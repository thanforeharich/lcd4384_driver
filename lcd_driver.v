==> flow/design.v <==
module lcd_driver (
    input               lcd_clk,
    input               rst_n,
    input               ram_rd_valid,
    output              ram_rd_ready,
    input       [15:0]  pixel_data,
    output              lcd_hs,
    output              lcd_vs,
    output  reg         lcd_de,
    output      [23:0]  lcd_rgb
);
parameter LinePeriod     = 11'd1056;
parameter H_SyncPulse    = 11'd128;
parameter H_BackPorch    = 11'd88;
parameter H_ActivePix    = 11'd800;
parameter H_FrontPorch   = 11'd40;
parameter Hde_start      = 11'd216;
parameter Hde_end        = 11'd1016;
parameter FramePeriod    = 11'd525;        
parameter V_SyncPulse    = 11'd2;         
parameter V_BackPorch    = 11'd33;            
parameter V_ActivePix    = 11'd480;        
parameter V_FrontPorch   = 11'd10;        
parameter Vde_start      = 11'd35;
parameter Vde_end        = 11'd515;
reg     [10:0]  x_cnt;
reg     [10:0]  y_cnt;
wire            lcd_en;
wire            lcd_req;
wire    [23:0]  lcd_rgb_o;
assign lcd_en = ((x_cnt >= Hde_start) && (x_cnt < Hde_end)
                && (y_cnt >= Vde_start) && (y_cnt < Vde_end))
                ? 1'b1: 1'b0;
assign lcd_req = ((x_cnt >= Hde_start + 11'd80) && (x_cnt < Hde_end - 11'd80)
                && (y_cnt >= Vde_start) && (y_cnt < Vde_end))
                ? 1'b1: 1'b0;
assign ram_rd_ready = ram_rd_valid && lcd_req;
assign lcd_rgb_o = {pixel_data[15:11], 3'd0, pixel_data[10:5], 2'd0, pixel_data[4:0], 3'd0};
assign lcd_rgb = ram_rd_ready? lcd_rgb_o: 0;
assign lcd_hs = ((rst_n == 1'b1) && (x_cnt < H_SyncPulse))? 1'b0: 1'b1;
assign lcd_vs = ((rst_n == 1'b1) && (y_cnt < V_SyncPulse))? 1'b0: 1'b1;
always @(posedge lcd_clk, negedge rst_n) begin
    if (~rst_n)
        lcd_de <= 0;
    else 
        lcd_de <= lcd_en;
end
always @(posedge lcd_clk, negedge rst_n) begin
    if (~rst_n) begin
        x_cnt <= 0;
        y_cnt <= 0;
    end
    else begin
        if (x_cnt == LinePeriod - 1'b1) begin
            x_cnt <= 0;
            if (y_cnt == FramePeriod - 1'b1) 
                y_cnt <= 0;
            else
                y_cnt <= y_cnt + 1'b1;
        end
        else
            x_cnt <= x_cnt + 1'b1;
    end
end
endmodule  
**Reports on lcd_driver**

The steps from the RTL of lcd_driver to its reports follow in flow order.
Lines are those of the file above, counted from 1.
Not given: --

- Top: lcd_driver
- Clock port: lcd_clk
- Library: sky130hd
- Library corner: tt_025C_1v80

**After elaboration**

Yosys after proc, flatten, opt, wreduce and memory -nomap, before mapping. Enables and synchronous resets that opt folds into registers are not counted as muxes. Memory bits, and registers merged into a memory's read port (data or address), are not among the register bits. Print and check cells are not counted. Equal cells are merged and count once.

- Flip-flop bits (word level): 23
- Input bits: 19
- Output and inout port bits: 28
- Word-level cells: 31

- Add/sub/neg operators: 2
- $lt $le $gt $ge: 8
- Equality and inequality tests: 2
- Multiplexer cells: 7
- Reductions and logical operators: 9

Operators by type and width:

| cell | number |
|---|---|
| < comparator 11 x 10 -> 1 bit with constant B | 3 |
| two-way mux 24 bit | 1 |
| adder 11 x 1 -> 11 bit with constant B | 2 |
| two-way mux 11 bit | 2 |
| == test 11 x 10 -> 1 bit with constant B | 1 |
| == test 11 bit with constant B | 1 |
| < comparator 11 x 2 -> 1 bit with constant B | 1 |
| greater-or-equal comparator 11 x 6 -> 1 bit with constant B | 1 |
| greater-or-equal comparator 11 x 8 -> 1 bit with constant B | 1 |
| < comparator 11 x 8 -> 1 bit with constant B | 1 |
| greater-or-equal comparator 11 x 9 -> 1 bit with constant B | 1 |
| logical AND 1 bit | 9 |
| two-way mux 1 bit | 4 |

**Logic depth**

Yosys ltp: most cells in a row. Word level: on the elaborated netlist, between registers, memories and ports. Mapped: between sequential cells and ports; inverters and the memories' decode and read muxes count.

- Depth in word-level cells: 7
- ABC_AREA: 0
- Gate-level depth with buffers: 7
- Gate-level depth less buffers: 6

**Mapped cells and area**

The flow's flattened synthesis, as Yosys stat reports it; memories are mapped. The netlist is that of the ABC_AREA named above (0 if unset); the other value can give another one.
The area totals of this step are shown rounded.

Cells by type:

| cell | number | area in all (µm²) |
|---|---|---|
| sky130_fd_sc_hd__dfrtp_1 | 23 | 575.552 |
| sky130_fd_sc_hd__nor3_1 | 19 | 95.091 |
| sky130_fd_sc_hd__nand2_1 | 25 | 93.84 |
| sky130_fd_sc_hd__buf_4 | 9 | 67.565 |
| sky130_fd_sc_hd__nand3_1 | 12 | 60.058 |
| sky130_fd_sc_hd__o21ai_0 | 12 | 60.058 |
| sky130_fd_sc_hd__ha_1 | 4 | 50.048 |
| sky130_fd_sc_hd__xnor2_1 | 5 | 43.792 |
| sky130_fd_sc_hd__xor2_1 | 4 | 35.034 |
| sky130_fd_sc_hd__and3_1 | 5 | 31.28 |
| sky130_fd_sc_hd__nand4_1 | 5 | 31.28 |
| sky130_fd_sc_hd__o31ai_1 | 4 | 30.029 |
| sky130_fd_sc_hd__and4_1 | 3 | 26.275 |
| sky130_fd_sc_hd__clkbuf_1 | 7 | 26.275 |
| sky130_fd_sc_hd__nor4_2 | 2 | 25.024 |
| sky130_fd_sc_hd__buf_6 | 2 | 22.522 |
| sky130_fd_sc_hd__inv_1 | 6 | 22.522 |
| sky130_fd_sc_hd__nor2_1 | 6 | 22.522 |

Other cell types: 23; their cells: 28.

- Standard cells after synthesis: 181
- Mapped area: 1530 µm²
- Mapped flip-flops: 23
- Buffer cells: 20

**Worst setup path after synthesis**

Source: OpenSTA report_checks on the synthesized netlist (no wires, ideal clock, input and output delay 20% of the period each), path of least setup slack; recovery checks are left aside. Register names are those of the netlist, which keeps one name where synthesis merged equal registers.

- Kind: register to output
- Start: register y_cnt[6]
- End: output port lcd_rgb[11]
- Period: 2.89 ns
- Launch time at the first pin: 0.000 ns
- Arrival time: 1.646 ns
- Required time: 2.312 ns
- Setup slack: 0.666 ns
- Delay of the path: 1.646 ns
- Stages: 6
- Buffers on the path: 1
- Synthesis period reached: 2.224 ns

"delay of the path" is the arrival time less input delay plus setup time.
A path that ends at an output port has no setup time.
"stages": output pins that drive a net of the path, with the launching flip-flop's if there is one; two outputs of one cell count as two.
"synthesis period reached" is the clock period less the worst setup slack; recovery checks do not enter. This is arithmetic on one report: input and output delays are still those of the set period (20% each).
Between the ends stands the longest chain of elaborated cells between them, by number of cells; it is not shown to be the way that was timed. Of several equally long chains one is given.
A line is the first line of the expression or statement that the cell stems from. Yosys adds cells for indexed reads and writes and turns some case tables into memories.
At most two assigning lines are given for a register; there are more.

- Cell sequence: sky130_fd_sc_hd__dfrtp_1 > sky130_fd_sc_hd__nor4_2 > sky130_fd_sc_hd__and3_1 > sky130_fd_sc_hd__a211oi_4 > sky130_fd_sc_hd__buf_6 > sky130_fd_sc_hd__nor3_1
- Cells in the longest elaborated chain: 6
- Elaborated cells between the ends (all ways): 7

Ends and longest elaborated chain, post-synthesis:

| what | line | source |
|---|---|---|
| from (decl) | 27 | `reg     [10:0]  y_cnt;` |
| from (assign) | 51 | `y_cnt <= 0;` |
| from (assign) | 59 | `y_cnt <= y_cnt + 1'b1;` |
| greater-or-equal comparator 11 x 6 -> 1 bit | 35 | `&& (y_cnt >= Vde_start) && (y_cnt < Vde_end))` |
| logical AND 1 bit (2 in a row) | 34 | `assign lcd_req = ((x_cnt >= Hde_start + 11'd80) && (x_cnt < Hde_end - 11'd80)` |
| two-way mux 1 bit | 34 |  |
| logical AND 1 bit | 37 | `assign ram_rd_ready = ram_rd_valid && lcd_req;` |
| two-way mux 24 bit | 39 | `assign lcd_rgb = ram_rd_ready? lcd_rgb_o: 0;` |
| to (decl) | 10 | `output      [23:0]  lcd_rgb` |

**Timing after layout**

From the final timing report of run A: the path of least setup slack in the routed layout; clock arrival at registers is part of the times.

- Kind: register to output
- Start: register y_cnt[1]
- End: output port lcd_rgb[5]
- Period: 1.55 ns
- Launch time at the first pin: 0.26 ns
- Arrival time: 2.11 ns
- Required time: 1.24 ns
- Setup slack: -0.87 ns
- Stages: 8
- Buffers on the path: 3

Between the ends stands the longest chain of elaborated cells between them, by number of cells; it is not shown to be the way that was timed. Of several equally long chains one is given.
At most two assigning lines are given for a register; there are more.

- Cell sequence: sky130_fd_sc_hd__dfrtp_2 > sky130_fd_sc_hd__a211o_1 > sky130_fd_sc_hd__o311a_1 > sky130_fd_sc_hd__a211oi_4 > sky130_fd_sc_hd__buf_6 > sky130_fd_sc_hd__buf_6 > sky130_fd_sc_hd__nor3_2 > sky130_fd_sc_hd__buf_2
- Cells in the longest elaborated chain: 6
- Elaborated cells between the ends (all ways): 7

Ends and longest elaborated chain, after layout:

| what | line | source |
|---|---|---|
| from (decl) | 27 | `reg     [10:0]  y_cnt;` |
| from (assign) | 51 | `y_cnt <= 0;` |
| from (assign) | 59 | `y_cnt <= y_cnt + 1'b1;` |
| greater-or-equal comparator 11 x 6 -> 1 bit | 35 | `&& (y_cnt >= Vde_start) && (y_cnt < Vde_end))` |
| logical AND 1 bit (2 in a row) | 34 | `assign lcd_req = ((x_cnt >= Hde_start + 11'd80) && (x_cnt < Hde_end - 11'd80)` |
| two-way mux 1 bit | 34 |  |
| logical AND 1 bit | 37 | `assign ram_rd_ready = ram_rd_valid && lcd_req;` |
| two-way mux 24 bit | 39 | `assign lcd_rgb = ram_rd_ready? lcd_rgb_o: 0;` |
| to (decl) | 10 | `output      [23:0]  lcd_rgb` |

Hand-over note for lcd_driver

Design lcd_driver on sky130hd. What follows are 2 stored runs of the flow, each under its own settings; their order means nothing. The constraints put input and output delay at 20% of the set period each and load the outputs with 0.01 pF.
"achieved clock period" means the clock period less the worst setup slack. The figure is calculated, with input and output delays left at 20% of the set period.
By "critical setup path time" is meant the share of the clock period that the worst setup path is allowed (20% is reserved at inputs, 20% at outputs), minus its slack. Clock arrival times at its registers enter into it.
By "power consumption" is meant OpenSTA's value without simulated activity: inputs other than the clock are taken to toggle once in ten clock periods, and the tool carries that through the logic.
The results are shown rounded.

### Run A

Settings: `period_ns=1.55`, `CORE_UTILIZATION=31`, `SETUP_SLACK_MARGIN=0.41`, `PLACE_DENSITY_LB_ADDON=0.23`, `CORE_ASPECT_RATIO=0.64`, `CORE_MARGIN=3`, `TNS_END_PERCENT=30`, `GPL_TIMING_DRIVEN=0`, `CAP_MARGIN=30`, `MAX_ROUTING_LAYER=met4`, `SLEW_MARGIN=20`

- Setup slack of the worst path: -0.868 ns
- Standard-cell area after layout: 2220 µm²
- Chip area in the Yosys report: 1530 µm²
- Overall die area: 5840 µm²
- Achieved clock period: 2.418 ns
- Critical setup path time: 2.11 ns
- Worst setup path type: register to output
- Final setup TNS: -16.1 ns
- Utilization of the finished layout: 49.1%
- Power consumption: 1070 uW

### Run B

Settings: `period_ns=3.59`, `CORE_UTILIZATION=41`, `SETUP_SLACK_MARGIN=0.86`, `PLACE_DENSITY_LB_ADDON=0.11`, `CORE_ASPECT_RATIO=1.37`, `CELL_PAD_IN_SITES_DETAIL_PLACEMENT=2`, `GPL_ROUTABILITY_DRIVEN=0`, `CTS_CLUSTER_SIZE=87`, `CTS_CLUSTER_DIAMETER=67`, `SLEW_MARGIN=15`, `CAP_MARGIN=20`, `CORE_MARGIN=2`

Incomplete, routing halted on DPL-0033.

End of note.
